==> flow/design.v <==
module AudDSP (
    input                i_rst_n,
    input                i_clk,
    input                i_start,
    input                i_pause,
    input                i_resume,
    input                i_stop,
    input         [3:0]  i_speed,   
    input                i_fast,
    input                i_slow_0,
    input                i_slow_1,
    input                i_daclrck,
    input  signed [15:0] i_sram_data,
    output signed [15:0] o_dac_data,
    output        [19:0] o_sram_addr,
	output               o_finish
);
    typedef enum logic [1:0] {
        MODE_FAST    = 2'b00,
        MODE_SLOW_0  = 2'b01,
        MODE_SLOW_1  = 2'b10
    } mode_t;
    typedef enum logic [2:0] { 
        S_IDLE     = 3'b000,
        S_PREFETCH = 3'b001,
        S_SYNC     = 3'b110,
        S_REQUEST  = 3'b010,
        S_CAPTURE  = 3'b011,
        S_CAPNEXT  = 3'b101,
        S_WAIT     = 3'b100
    } STATE;
    mode_t mode_r, mode_w;
    logic [3:0]  speed_r, speed_w;
    logic [3:0]  interp_cnt_r, interp_cnt_w;
    logic [19:0] addr_r, addr_w;
    logic [19:0] sram_addr_r, sram_addr_w;
	 logic        o_finish_r, o_finish_w;
	 assign o_finish = o_finish_r;
    logic signed [15:0] curr_sample_r, curr_sample_w;
    logic signed [15:0] next_sample_r, next_sample_w;
    logic signed [15:0] output_r, output_w;
    STATE        fetch_state_r, fetch_state_w;
    logic        daclrck_prev_r;
    logic        playing_r, playing_w;
    wire daclrck_posedge = i_daclrck && !daclrck_prev_r;
    wire daclrck_negedge = !i_daclrck && daclrck_prev_r;
    logic signed [15:0] diff, diff_neg, step;
    assign diff = next_sample_r - curr_sample_r;
    assign diff_neg = ~diff + 16'd1;
    always_comb begin
        case (speed_r)
            4'd2: step = diff[15] ? (16'd1 + ~(diff_neg >> 1)) : (diff >> 1);
            4'd3: step = diff[15] ? (16'd1 + ~((diff_neg >> 2) + (diff_neg >> 4) + (diff_neg >> 6))) 
                                  : ((diff >> 2) + (diff >> 4) + (diff >> 6));
            4'd4: step = diff[15] ? (16'd1 + ~(diff_neg >> 2)) : (diff >> 2);
            4'd5: step = diff[15] ? (16'd1 + ~((diff_neg >> 3) + (diff_neg >> 4) + (diff_neg >> 6))) 
                                  : ((diff >> 3) + (diff >> 4) + (diff >> 6));
            4'd6: step = diff[15] ? (16'd1 + ~((diff_neg >> 3) + (diff_neg >> 5) + (diff_neg >> 7))) 
                                  : ((diff >> 3) + (diff >> 5) + (diff >> 7));
            4'd7: step = diff[15] ? (16'd1 + ~((diff_neg >> 3) + (diff_neg >> 6) + (diff_neg >> 9))) 
                                  : ((diff >> 3) + (diff >> 6) + (diff >> 9));
            4'd8: step = diff[15] ? (16'd1 + ~(diff_neg >> 3)) : (diff >> 3);
            default: step = 16'd0;
        endcase
    end
    wire signed [15:0] interpolated = curr_sample_r + step * interp_cnt_r;
    always_comb begin
        speed_w = speed_r;
        mode_w = mode_r;
        if (fetch_state_r == S_IDLE) begin   
            if (i_start) begin
                speed_w = (i_speed == 0 || i_speed > 8) ? 1 : i_speed;
                if (i_fast) begin
                    mode_w = MODE_FAST;
                end
                else if (i_slow_0) begin
                    mode_w = MODE_SLOW_0;
                end
                else begin
                    mode_w = MODE_SLOW_1;
                end
            end
        end
    end
    always_comb begin
        addr_w = addr_r;
        sram_addr_w = sram_addr_r;
        curr_sample_w = curr_sample_r;
        next_sample_w = next_sample_r;
        output_w = output_r;
        interp_cnt_w = interp_cnt_r;
        fetch_state_w = fetch_state_r;
        playing_w = playing_r;
		  o_finish_w = o_finish_r;
        case (fetch_state_r)
            S_IDLE: begin   
                if (i_start && !playing_r) begin
                    addr_w = 20'd0;
                    sram_addr_w = 20'd0;   
                    interp_cnt_w = 4'd0;
                    playing_w = 1'b1;
						  o_finish_w = 1'b0;
                    fetch_state_w = S_PREFETCH;   
                end
                else if (i_resume && !playing_r) begin
                    playing_w = 1'b1;
                    fetch_state_w = S_PREFETCH;
                end
            end
            S_PREFETCH: begin   
                if (playing_r) begin
                    case (mode_r)
                        MODE_FAST: begin
                            curr_sample_w = i_sram_data;
                            output_w = i_sram_data;
                        end
                        MODE_SLOW_0: begin
                            curr_sample_w = i_sram_data;
                            output_w = i_sram_data;
                        end
                        MODE_SLOW_1: begin
                            curr_sample_w = i_sram_data;
                            sram_addr_w = addr_r + 1;
                            output_w = i_sram_data;
                        end
                    endcase
                    fetch_state_w = S_SYNC;   
                end
            end
            S_SYNC: begin   
                if (daclrck_posedge && playing_r) begin
                    if (mode_r == MODE_SLOW_1) begin
                        output_w = interpolated;
                        next_sample_w = i_sram_data;
                    end
                    fetch_state_w = S_WAIT;   
                end
            end
            S_REQUEST: begin   
                if (playing_r) begin
                    if (mode_r != MODE_SLOW_1) sram_addr_w = addr_r;
                    fetch_state_w = S_CAPTURE;
                end
            end
            S_CAPTURE: begin   
                if (playing_r) begin
                    case (mode_r)
                        MODE_FAST: begin
                            curr_sample_w = i_sram_data;
                            output_w = i_sram_data;
                            fetch_state_w = S_WAIT;   
                        end
                        MODE_SLOW_0: begin
                            if (interp_cnt_r == 4'd0) begin
                                curr_sample_w = i_sram_data;
                                output_w = i_sram_data;   
                            end else begin
                                output_w = curr_sample_r;
                            end
                            fetch_state_w = S_WAIT;
                        end
                        MODE_SLOW_1: begin
                            if (interp_cnt_r == 4'd0) begin
                                curr_sample_w = i_sram_data;
                                sram_addr_w = addr_r + 1;   
                                fetch_state_w = S_CAPNEXT;   
                            end else begin
                                output_w = interpolated;
                                fetch_state_w = S_WAIT;
                            end
                        end
                    endcase
                end
            end
            S_CAPNEXT: begin   
                if (playing_r) begin
                    output_w = interpolated;
                    fetch_state_w = S_WAIT;
                end
            end
            S_WAIT: begin   
                next_sample_w = i_sram_data;
                if (daclrck_negedge && playing_r) begin
                    case (mode_r)
                        MODE_FAST: begin
                            addr_w = addr_r + speed_r;
                            sram_addr_w = addr_r + speed_r;
                        end
                        MODE_SLOW_0: begin
                            if (interp_cnt_r >= speed_r - 1) begin
                                interp_cnt_w = 4'd0;
                                addr_w = addr_r + 1;
                                sram_addr_w = addr_r + 1;
                            end else begin
                                interp_cnt_w = interp_cnt_r + 1;
                            end
                        end
                        MODE_SLOW_1: begin
                            if (interp_cnt_r >= speed_r - 1) begin
                                interp_cnt_w = 4'd0;
                                addr_w = addr_r + 1;
                            end else begin
                                interp_cnt_w = interp_cnt_r + 1;
                            end
                        end
                    endcase
                    fetch_state_w = S_REQUEST;   
                end
            end
        endcase
        if (i_pause) begin
            playing_w = 1'b0;
            fetch_state_w = S_IDLE;
        end
        if (i_stop) begin
            addr_w = 0;
            playing_w = 1'b0;
            fetch_state_w = S_IDLE;
        end
		  if (addr_r >= 20'd1023999) begin
				addr_w = 0;
				playing_w = 0;
				fetch_state_w = S_IDLE;
				o_finish_w = 1;
		  end
    end
    assign o_sram_addr = sram_addr_r;
    assign o_dac_data = output_r;
    always_ff @(posedge i_clk or negedge i_rst_n) begin
        if (!i_rst_n) begin
            mode_r <= MODE_FAST;
            speed_r <= 4'd0;
            interp_cnt_r <= 4'd0;
            addr_r <= 20'd0;
            sram_addr_r <= 20'd0;
            curr_sample_r <= 16'd0;
            next_sample_r <= 16'd0;
            output_r <= 16'd0;
            fetch_state_r <= S_IDLE;
            daclrck_prev_r <= 1'b0;
            playing_r <= 1'b0;
			o_finish_r <= 0;
        end else begin
            mode_r <= mode_w;
            speed_r <= speed_w;
            interp_cnt_r <= interp_cnt_w;
            addr_r <= addr_w;
            sram_addr_r <= sram_addr_w;
            curr_sample_r <= curr_sample_w;
            next_sample_r <= next_sample_w;
            output_r <= output_w;
            fetch_state_r <= fetch_state_w;
            daclrck_prev_r <= i_daclrck;
            playing_r <= playing_w;
			o_finish_r <= o_finish_w;
        end
    end
endmodule
From RTL to reports: AudDSP
The steps from the RTL of AudDSP to its reports follow in flow order.
Lines are those of the file above, counted from 1.
Library cell names are shortened.
{"block": "inputs", "top_module": "AudDSP", "clock": "i_clk", "lib": "sky130hd", "lib_corner": "tt_025C_1v80"}

Word-level counts
Yosys after proc, flatten, opt, wreduce and memory -nomap, before mapping. Memory bits, and registers merged into a memory's read port (data or address), are not among the register bits. Print and check cells are not counted. Equal cells are merged and count once.
{"block": "word_totals", "ff_bits": 104, "inputBits": 30, "output_inout_bits": 37}
{"block": "classes", "n_addsub": 30, "multipliers": 1, "n_cmp": 3, "n_eq": 46, "muxes": 72, "bitwise": 8, "reduce_and_logical": 38}
{"block": "op_table", "op": "16-bit two-way mux", "n": 18}
{"block": "op_table", "op": "20-bit two-way mux", "n": 13}
{"block": "op_table", "op": "20-bit parallel mux with 2-bit select", "n": 3}
{"block": "op_table", "op": "1-bit by 16-bit adder with 16-bit output with constant A", "n": 7}
{"block": "op_table", "op": "16-bit parallel mux with 7-bit select", "n": 1}
{"block": "op_table", "op": "20-bit parallel mux with 5-bit select", "n": 1}
{"block": "op_table", "op": "16-bit parallel mux with 2-bit select", "n": 3}
{"block": "op_table", "op": "15-bit NOT with 16-bit output", "n": 4}
{"block": "op_table", "op": "16-bit by 4-bit multiplier with 16-bit output", "n": 1}
{"block": "op_table", "op": "16-bit parallel mux with 4-bit select", "n": 1}
{"block": "op_table", "op": "16-bit parallel mux with 3-bit select", "n": 1}
{"block": "op_table", "op": "3-bit two-way mux", "n": 11}
{"block": "op_table", "op": "15-bit by 10-bit adder with 16-bit output", "n": 2}
{"block": "op_table", "op": "16-bit NOT", "n": 2}
{"block": "op_table", "op": "4-bit by 32-bit >= comparator with 1-bit output", "n": 1}
{"block": "op_table", "op": "14-bit by 10-bit adder with 15-bit output", "n": 2}
{"block": "op_table", "op": "14-bit by 12-bit adder with 15-bit output", "n": 2}
{"block": "op_table", "op": "14-bit by 7-bit adder with 15-bit output", "n": 2}
{"block": "op_table", "op": "14-bit by 9-bit adder with 15-bit output", "n": 2}
{"block": "op_table", "op": "5-bit inequality test with constant B", "n": 6}
{"block": "op_table", "op": "13-bit by 10-bit adder with 14-bit output", "n": 2}
{"block": "op_table", "op": "13-bit by 11-bit adder with 14-bit output", "n": 2}
{"block": "op_table", "op": "13-bit by 12-bit adder with 14-bit output", "n": 2}
{"block": "op_table", "op": "2-bit inequality test with constant B", "n": 14}
{"block": "op_table", "op": "6-bit inequality test with constant B", "n": 4}
{"block": "op_table", "op": "3-bit parallel mux with 7-bit select", "n": 1}
{"block": "op_table", "op": "20-bit by 1-bit adder with 20-bit output with constant B", "n": 1}
{"block": "op_table", "op": "20-bit >= comparator with constant B", "n": 1}
Not listed: further kinds 42, cells in them 88.

Longest topological paths
Longest topological path by Yosys (ltp), each cell counted once; first at word level (registers and memories cut), then after technology mapping (sequential cells cut; the memories' decode and read muxes count).
{"block": "logic_depth", "ltp_word": 15, "abc_area": 1, "mapped_depth": 69}

After synthesis
Yosys stat after the flow's synthesis: flattened, memories mapped to cells. It holds for the ABC_AREA given above (unset counts as 0); a run with the other value may have another netlist.
The area totals of this step are shown rounded.
{"block": "mapped", "stdcells": 2942, "area_um2": 18800, "seq_area_um2": 2730, "ffs": 109}
{"block": "by_type", "cell": "dfrtp_1", "n": 107, "area_total_um2": 2.68E+03}
{"block": "by_type", "cell": "nand2_1", "n": 676, "area_total_um2": 2.54E+03}
{"block": "by_type", "cell": "ha_1", "n": 173, "area_total_um2": 2.16E+03}
{"block": "by_type", "cell": "fa_1", "n": 91, "area_total_um2": 1.82E+03}
{"block": "by_type", "cell": "inv_1", "n": 460, "area_total_um2": 1.73E+03}
{"block": "by_type", "cell": "o21ai_0", "n": 253, "area_total_um2": 1.27E+03}
{"block": "by_type", "cell": "nor2_1", "n": 288, "area_total_um2": 1.08E+03}
{"block": "by_type", "cell": "nand3_1", "n": 194, "area_total_um2": 970.931}
{"block": "by_type", "cell": "a21oi_1", "n": 180, "area_total_um2": 900.864}
{"block": "by_type", "cell": "xor2_1", "n": 72, "area_total_um2": 630.605}
{"block": "by_type", "cell": "clkbuf_1", "n": 61, "area_total_um2": 228.97}
{"block": "by_type", "cell": "xnor2_1", "n": 26, "area_total_um2": 227.718}
{"block": "by_type", "cell": "nand4_1", "n": 36, "area_total_um2": 225.216}
{"block": "by_type", "cell": "o22ai_1", "n": 35, "area_total_um2": 218.96}
{"block": "by_type", "cell": "o211ai_1", "n": 28, "area_total_um2": 210.202}
{"block": "by_type", "cell": "nor3_1", "n": 36, "area_total_um2": 180.173}
{"block": "by_type", "cell": "nand2_2", "n": 20, "area_total_um2": 125.12}
{"block": "by_type", "cell": "a31oi_1", "n": 18, "area_total_um2": 112.608}
Not listed: further types 45, cells in them 188.

Path before layout
OpenSTA on the mapped netlist: ideal clock, no wires. The path of least setup slack (recovery checks aside). Input and output delay are each 20% of the period. Register names are those of the netlist, which keeps one name where synthesis merged equal registers.
{"block": "synth_timing", "path_type": "reg-to-reg", "startpoint": "reg curr_sample_r[2]", "endpoint": "reg output_r[15]", "period_ps": 10400, "setup_ps": 113, "launch_ps": 0, "t_arrival_ps": 9362, "slack_ps": 925, "path_delay_ps": 9475, "driving_pins": 52, "synth_period_reached_ps": 9475}
"path_delay_ps" = arrival - input delay + setup time.
"driving_pins": output pins that drive a net of the path, with the launching flip-flop's if there is one; two outputs of one cell count as two.
"synth_period_reached_ps" is the clock period less the worst setup slack; recovery checks do not enter. This is arithmetic on one report: input and output delays are still those of the set period (20% each).
The rows between start and end are the longest chain of elaborated cells between them; the timing report does not say that the signal goes this way. Where chains are equally long, one stands for them.
Each line given opens the expression or statement behind the cell; cells for indexed reads and writes are added by Yosys, which also makes memories of some case tables.
{"block": "synth_via", "cell_sequence": "dfrtp_1 -> inv_1 -> ha_1 -> buf_6 -> or2_1 -> nand3_1 -> nand2_1 -> a31o_2 -> xor2_1 -> inv_1 -> ha_1 -> nand4_1 -> nand3b_1 -> xor2_1 -> inv_1 -> fa_1 -> ha_1 -> nand2_1 -> [16 not listed] -> inv_1 -> ha_1 -> nand2_1 -> nor2_1 -> inv_1 -> o221ai_1 -> a31oi_1 -> nand3b_1 -> nand2_1 -> nand3_1 -> nand2_1 -> inv_1 -> nand2_1 -> nand2_1 -> nand2_1 -> nand3_1 -> nand2_1 -> inv_1", "elab_chain_len": 15, "cone_cells": 50, "cone_lines": 22}
{"block": "synth_rtl", "item": "start, declared", "line_no": 39, "source": "logic signed [15:0] curr_sample_r, curr_sample_w;"}
{"block": "synth_rtl", "item": "start, assigned", "line_no": 236, "source": "curr_sample_r <= 16'd0;"}
{"block": "synth_rtl", "item": "start, assigned", "line_no": 249, "source": "curr_sample_r <= curr_sample_w;"}
{"block": "synth_rtl", "item": "16-bit subtractor", "line_no": 48, "source": "assign diff = next_sample_r - curr_sample_r;"}
{"block": "synth_rtl", "item": "16-bit NOT", "line_no": 49, "source": "assign diff_neg = ~diff + 16'd1;"}
{"block": "synth_rtl", "item": "16-bit by 1-bit adder with 16-bit output", "line_no": 49}
{"block": "synth_rtl", "item": "13-bit by 10-bit adder with 14-bit output", "line_no": 60, "source": "4'd7: step = diff[15] ? (16'd1 + ~((diff_neg >> 3) + (diff_neg >> 6) + (diff_neg >> 9)))"}
{"block": "synth_rtl", "item": "14-bit by 7-bit adder with 15-bit output", "line_no": 60}
{"block": "synth_rtl", "item": "15-bit NOT with 16-bit output", "line_no": 60}
{"block": "synth_rtl", "item": "1-bit by 16-bit adder with 16-bit output", "line_no": 60}
{"block": "synth_rtl", "item": "16-bit two-way mux", "line_no": 60}
{"block": "synth_rtl", "item": "16-bit parallel mux with 7-bit select", "line_no": 51, "source": "case (speed_r)"}
{"block": "synth_rtl", "item": "16-bit by 4-bit multiplier with 16-bit output", "line_no": 66, "source": "wire signed [15:0] interpolated = curr_sample_r + step * interp_cnt_r;"}
{"block": "synth_rtl", "item": "16-bit adder", "line_no": 66}
{"block": "synth_rtl", "item": "16-bit two-way mux", "line_no": 163, "source": "if (interp_cnt_r == 4'd0) begin"}
{"block": "synth_rtl", "item": "16-bit parallel mux with 3-bit select", "line_no": 147, "source": "case (mode_r)"}
{"block": "synth_rtl", "item": "16-bit two-way mux", "line_no": 146, "source": "if (playing_r) begin"}
{"block": "synth_rtl", "item": "16-bit parallel mux with 4-bit select", "line_no": 95, "source": "case (fetch_state_r)"}
{"block": "synth_rtl", "item": "end, assigned", "line_no": 238, "source": "output_r <= 16'd0;"}
{"block": "synth_rtl", "item": "end, assigned", "line_no": 251, "source": "output_r <= output_w;"}
{"block": "synth_rtl", "item": "end, declared", "line_no": 41, "source": "logic signed [15:0] output_r, output_w;"}

Worst path after layout
Path of least setup slack in the final report of stored run 1 (OpenROAD, finished layout, wires in). Where an end is a register, its clock arrival counts in the times.
The report prints the path's times to 10 ps; the period is as set.
{"block": "layout_timing", "path_type": "reg-to-reg", "startpoint": "reg curr_sample_r[5]", "endpoint": "reg output_r[15]", "period_ps": 14600, "setup_ps": 100, "launch_ps": 360, "t_arrival_ps": 10750, "slack_ps": 4110, "driving_pins": 57}
The rows between start and end are the longest chain of elaborated cells between them; the timing report does not say that the signal goes this way. Where chains are equally long, one stands for them.
{"block": "layout_via", "cell_sequence": "dfrtp_1 -> inv_1 -> ha_1 -> nand2_1 -> nor2_1 -> nand3_1 -> nand2_1 -> a31o_2 -> xor2_4 -> buf_16 -> inv_1 -> ha_1 -> nand4_1 -> nand3b_1 -> xor2_4 -> clkinvlp_4 -> buf_4 -> buf_4 -> [21 not listed] -> ha_1 -> inv_1 -> o21ai_0 -> a31oi_1 -> o221ai_1 -> a31oi_1 -> nand3b_1 -> nand2_1 -> inv_1 -> nand2_1 -> nand2_1 -> inv_1 -> nand2_1 -> nand2_1 -> nand2_1 -> nand3_1 -> nand2_1 -> inv_1", "elab_chain_len": 15, "cone_cells": 50, "cone_lines": 22}
{"block": "layout_rtl", "item": "start, declared", "line_no": 39, "source": "logic signed [15:0] curr_sample_r, curr_sample_w;"}
{"block": "layout_rtl", "item": "start, assigned", "line_no": 236, "source": "curr_sample_r <= 16'd0;"}
{"block": "layout_rtl", "item": "start, assigned", "line_no": 249, "source": "curr_sample_r <= curr_sample_w;"}
{"block": "layout_rtl", "item": "16-bit subtractor", "line_no": 48, "source": "assign diff = next_sample_r - curr_sample_r;"}
{"block": "layout_rtl", "item": "16-bit NOT", "line_no": 49, "source": "assign diff_neg = ~diff + 16'd1;"}
{"block": "layout_rtl", "item": "16-bit by 1-bit adder with 16-bit output", "line_no": 49}
{"block": "layout_rtl", "item": "13-bit by 10-bit adder with 14-bit output", "line_no": 60, "source": "4'd7: step = diff[15] ? (16'd1 + ~((diff_neg >> 3) + (diff_neg >> 6) + (diff_neg >> 9)))"}
{"block": "layout_rtl", "item": "14-bit by 7-bit adder with 15-bit output", "line_no": 60}
{"block": "layout_rtl", "item": "15-bit NOT with 16-bit output", "line_no": 60}
{"block": "layout_rtl", "item": "1-bit by 16-bit adder with 16-bit output", "line_no": 60}
{"block": "layout_rtl", "item": "16-bit two-way mux", "line_no": 60}
{"block": "layout_rtl", "item": "16-bit parallel mux with 7-bit select", "line_no": 51, "source": "case (speed_r)"}
{"block": "layout_rtl", "item": "16-bit by 4-bit multiplier with 16-bit output", "line_no": 66, "source": "wire signed [15:0] interpolated = curr_sample_r + step * interp_cnt_r;"}
{"block": "layout_rtl", "item": "16-bit adder", "line_no": 66}
{"block": "layout_rtl", "item": "16-bit two-way mux", "line_no": 163, "source": "if (interp_cnt_r == 4'd0) begin"}
{"block": "layout_rtl", "item": "16-bit parallel mux with 3-bit select", "line_no": 147, "source": "case (mode_r)"}
{"block": "layout_rtl", "item": "16-bit two-way mux", "line_no": 146, "source": "if (playing_r) begin"}
{"block": "layout_rtl", "item": "16-bit parallel mux with 4-bit select", "line_no": 95, "source": "case (fetch_state_r)"}
{"block": "layout_rtl", "item": "end, assigned", "line_no": 238, "source": "output_r <= 16'd0;"}
{"block": "layout_rtl", "item": "end, assigned", "line_no": 251, "source": "output_r <= output_w;"}
{"block": "layout_rtl", "item": "end, declared", "line_no": 41, "source": "logic signed [15:0] output_r, output_w;"}

Measured results for AudDSP: 2 stored runs of the Yosys and OpenROAD flow on sky130hd. The settings differ; the order carries no meaning. The constraints put input and output delay at 20% of the set period each and load the outputs with 0.01 pF.
"achieved_period_ps" = clock period - worst setup slack. The figure is calculated, with input and output delays left at 20% of the set period.
"worst_path_allowed_less_slack_ps" is the time allowed to the run's worst setup path (the clock period less input and output delay, where it has them) less its slack. Clock arrival times count: a late capture clock shortens it, a late launch clock lengthens it.
"worst_path_allowed_less_slack_ps" is known to 10 ps.
Results are given in rounded form.

{"run": "stored run 1", "settings": { "period_ns": 14.6, "CORE_UTILIZATION": 53, "SETUP_SLACK_MARGIN": 3.52, "PLACE_DENSITY_LB_ADDON": 0.16, "CORE_ASPECT_RATIO": 0.87, "CORE_MARGIN": 8, "ABC_AREA": 1, "GPL_TIMING_DRIVEN": 0, "SLEW_MARGIN": 35, "CAP_MARGIN": 20 }, "results": { "final_die_area_um2": 41700, "ys_area_um2": 18800, "worst_setup_slack_ps": 4110, "achieved_period_ps": 10488, "final_cell_area_um2": 20900, "timing.hold.ws_ps": 497, "worst_path_allowed_less_slack_ps": 10490, "timing.worst_path_kind": "reg-to-reg" }}
{"run": "stored run 2", "settings": { "period_ns": 19.6, "CORE_UTILIZATION": 68, "SETUP_SLACK_MARGIN": 1.6, "CELL_PAD_IN_SITES_GLOBAL_PLACEMENT": 1, "CELL_PAD_IN_SITES_DETAIL_PLACEMENT": 2, "TNS_END_PERCENT": 15, "ABC_AREA": 1, "GPL_TIMING_DRIVEN": 1, "GPL_ROUTABILITY_DRIVEN": 0, "CTS_CLUSTER_SIZE": 65, "CAP_MARGIN": 30, "MIN_ROUTING_LAYER": "met1", "CORE_MARGIN": 2, "SLEW_MARGIN": 20 }, "outcome": "did not finish, placement stopped with GPL-0301"}
